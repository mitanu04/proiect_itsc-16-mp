==> flow/design.v <==
module stack16_sync #(
  parameter logic [15:0] SP_RESET = 16'hFFFE    
) (
  input  logic        clk,
  input  logic        rst_n,
  input  logic        push,
  input  logic        pop,
  input  logic [15:0] push_data,
  output logic        mem_we,
  output logic [15:0] mem_addr,
  output logic [15:0] mem_wdata,
  input  logic [15:0] mem_rdata,
  output logic [15:0] sp,
  output logic [15:0] pop_data,
  output logic        pop_valid,
  output logic        busy
);
  logic        pop_pending;
  logic [15:0] pop_addr_q;
  assign busy = pop_pending;   
  always_comb begin
    mem_we    = 1'b0;
    mem_wdata = push_data;
    mem_addr  = sp;
    if (push && !pop) begin
      mem_we   = 1'b1;
      mem_addr = sp - 16'd1;
    end
    else if (pop && !push) begin
      mem_we   = 1'b0;
      mem_addr = sp;
    end
    else if (pop_pending) begin
      mem_we   = 1'b0;
      mem_addr = pop_addr_q;
    end
  end
  always_ff @(posedge clk or negedge rst_n) begin
    if (!rst_n) begin
      sp          <= SP_RESET;
      pop_pending <= 1'b0;
      pop_addr_q  <= 16'h0000;
      pop_data    <= 16'h0000;
      pop_valid   <= 1'b0;
    end else begin
      pop_valid <= 1'b0;
      if (pop_pending) begin
        pop_data    <= mem_rdata;
        pop_valid   <= 1'b1;
        pop_pending <= 1'b0;
      end
      unique case ({push, pop})
        2'b10: begin
          sp <= sp - 16'd1;
        end
        2'b01: begin
          pop_pending <= 1'b1;
          pop_addr_q  <= sp;
          sp          <= sp + 16'd1;
        end
        default: begin
          sp <= sp;
        end
      endcase
    end
  end
endmodule
Reports on stack16_sync
The steps from the RTL of stack16_sync to its reports follow in flow order.
Line numbers count from 1 in the design file above.
Operators: Yosys type, input widths -> output width; for muxes data width and select width s.
Library cell names are shortened.
Not given: -

inputs
  top = stack16_sync
  clock input = clk
  cell library = sky130hd
  timing corner = tt_025C_1v80

Word-level counts
Source: Yosys, flattened and elaborated, memories not mapped. Widths are those after wreduce. Registers that Yosys merges into a memory's read port (data or address) are not register bits. Print and check cells do not count. Equal cells are merged and count once.

bit counts
  bits in registers = 50
  input port bits = 36
  output and inout bits = 67
  cells after elaboration = 21

cells by class
  add/sub/neg operators = 2
  equality and inequality tests = 2
  mux-type cells = 7
  reductions and logical operators = 5

operators by type and width
  operator               count
  $mux 16                3
  $pmux 16 s2            1
  $add 16x1->16 const B  1
  $sub 16x1->16 const B  1
  $mux 1                 3
  $logic_and 1x1->1      2
  $logic_not 1->1        2
  $eq 2x1->1 const B     1
  $eq 2x2->1 const B     1
  $reduce_bool 2->1      1

Logic depth
Longest topological path by Yosys (ltp), each cell counted once; first at word level (registers and memories cut), then after technology mapping (sequential cells cut; the memories' decode and read muxes count).

logic depth
  depth in word-level cells = 4
  ABC_AREA = 1
  depth in mapped cells = 11
  gate-level depth less buffers = 11

Mapped cells and area
The flow's flattened synthesis, as Yosys stat reports it; memories are mapped. The netlist is that of the ABC_AREA named above (0 if unset); the other value can give another one.
The area totals of this step are shown rounded.

cell types
  cell      count  area in all (um^2)
  dfrtp_1   35     875.84
  nand2_1   125    469.2
  dfstp_2   15     394.128
  o21ai_0   46     230.221
  nand3_1   39     195.187
  mux2_2    16     180.173
  buf_4     19     142.637
  inv_1     29     108.854
  nor2_1    21     78.826
  xor2_1    8      70.067
  ha_1      4      50.048
  buf_6     4      45.043
  buf_2     8      40.038
  nand4_1   6      37.536
  nor2_2    6      37.536
  nor2_4    3      33.782
  a21oi_1   5      25.024
  clkbuf_1  6      22.522

Not listed: further types 15, cells in them 23.

mapped netlist
  cell count = 418
  mapped area = 3210 um^2
  mapped flip-flops = 50
  buffer cells = 38

Timing after synthesis
Path of least setup slack by OpenSTA after synthesis, without wires, with an ideal clock, recovery checks aside; 20% of the period is set as input and as output delay. Where synthesis merged equal registers, the netlist keeps one of their names.

timing after synthesis
  kind = input port to output port
  from = in push
  to = out mem_addr[10]
  clock period = 3.04 ns
  input delay = 0.608 ns
  external output delay = 0.608 ns
  launch time at the first pin = 0.608 ns
  arrival = 1.625 ns
  setup slack = 0.807 ns
  delay of the path = 1.017 ns
  driving pins on the path = 7
  synthesis period reached = 2.233 ns

"delay of the path" is the arrival time less input delay plus setup time.
At an output port there is no setup time.
"driving pins on the path" counts driving pins, that of a launching flip-flop among them; a cell with two outputs on the path counts twice.
"synthesis period reached" is the clock period less the worst setup slack; recovery checks do not enter. This is arithmetic on one report: input and output delays are still those of the set period (20% each).
Between the ends stands the longest chain of elaborated cells between them, by number of cells; it is not shown to be the way that was timed. Of several equally long chains one is given.
Each line given opens the expression or statement behind the cell; cells for indexed reads and writes are added by Yosys, which also makes memories of some case tables.

on the way, after synthesis
  path through = inv_1 ha_1 inv_2 nand2_1 clkbuf_1 o21ai_0 o21ai_0
  length of the longest elaborated chain = 4

RTL lines, path after synthesis
  element            line  source
  start, declared    6     input  logic        push,
  $logic_not 1->1    29    else if (pop && !push) begin
  $logic_and 1x1->1  29
  $mux 16            29
  $mux 16            25    if (push && !pop) begin
  end, declared      10    output logic [15:0] mem_addr,

Timing after layout
From the final timing report of run 1: the path of least setup slack in the routed layout; clock arrival at registers is part of the times.

timing post-layout
  kind = flip-flop to output port
  from = reg sp[1]
  to = out mem_addr[12]
  clock period = 1.78 ns
  external output delay = 0.36 ns
  launch time at the first pin = 0.30 ns
  arrival = 1.73 ns
  setup slack = -0.31 ns
  driving pins on the path = 11

Between the ends stands the longest chain of elaborated cells between them, by number of cells; it is not shown to be the way that was timed. Of several equally long chains one is given.
At most two assigning lines are given for a register; there are more.

on the way, post-layout
  path through = dfstp_2 inv_1 ha_4 nand2_4 inv_1 nand2_1 nand2_1 nand2_1 nand2_1 o21ai_1 buf_2
  length of the longest elaborated chain = 2

RTL lines, path post-layout
  element          line  source
  start, declared  13    output logic [15:0] sp,
  start, assigned  54    sp <= sp - 16'd1;
  start, assigned  59    sp          <= sp + 16'd1;
  $sub 16x1->16    27    mem_addr = sp - 16'd1;
  $mux 16          25    if (push && !pop) begin
  end, declared    10    output logic [15:0] mem_addr,

Below are 2 stored runs of the flow (Yosys, OpenROAD; platform sky130hd) on stack16_sync, each with its settings and what was measured, unordered. Constraints: input delay and output delay 20% of the set period each, output load 0.01 pF.
"reached clock period": clock period set for the run, less the worst setup slack. It is reckoned from that one timing run; input and output delays stay at 20% of the period that was set.
By "time of the worst setup path" is meant the share of the clock period that the worst setup path is allowed (20% is reserved at inputs, 20% at outputs), minus its slack. Clock arrival times at its registers enter into it.
"overall power" is the tool's figure for a default switching activity; nothing was simulated.
The results are shown rounded.
Settings: -- = not set for that run.

item                                       run 1                     run 2
period_ns                                  1.78                      2.96
CORE_UTILIZATION                           34                        32
PLACE_DENSITY_LB_ADDON                     0.24                      --
CORE_MARGIN                                7                         2
TNS_END_PERCENT                            85                        --
ABC_AREA                                   1                         --
GPL_TIMING_DRIVEN                          1                         --
GPL_ROUTABILITY_DRIVEN                     0                         --
CAP_MARGIN                                 0                         20
SLEW_MARGIN                                20                        20
chip area after synthesis (Yosys) (um^2)   3210                      2960
reached clock period (ns)                  2.089                     2.881
overall power (µW)                         5940                      3200
setup slack of the critical path (ns)      -0.309                    0.079
std-cell area (final layout) (um^2)        4760                      3940
time of the worst setup path (ns)          1.73                      1.70
worst path kind                            flip-flop to output port  input port to output port
total negative slack on setup checks (ns)  -3.58                     0.000
total die area (um^2)                      12400                     10000
utilization (%)                            51.7                      43.2
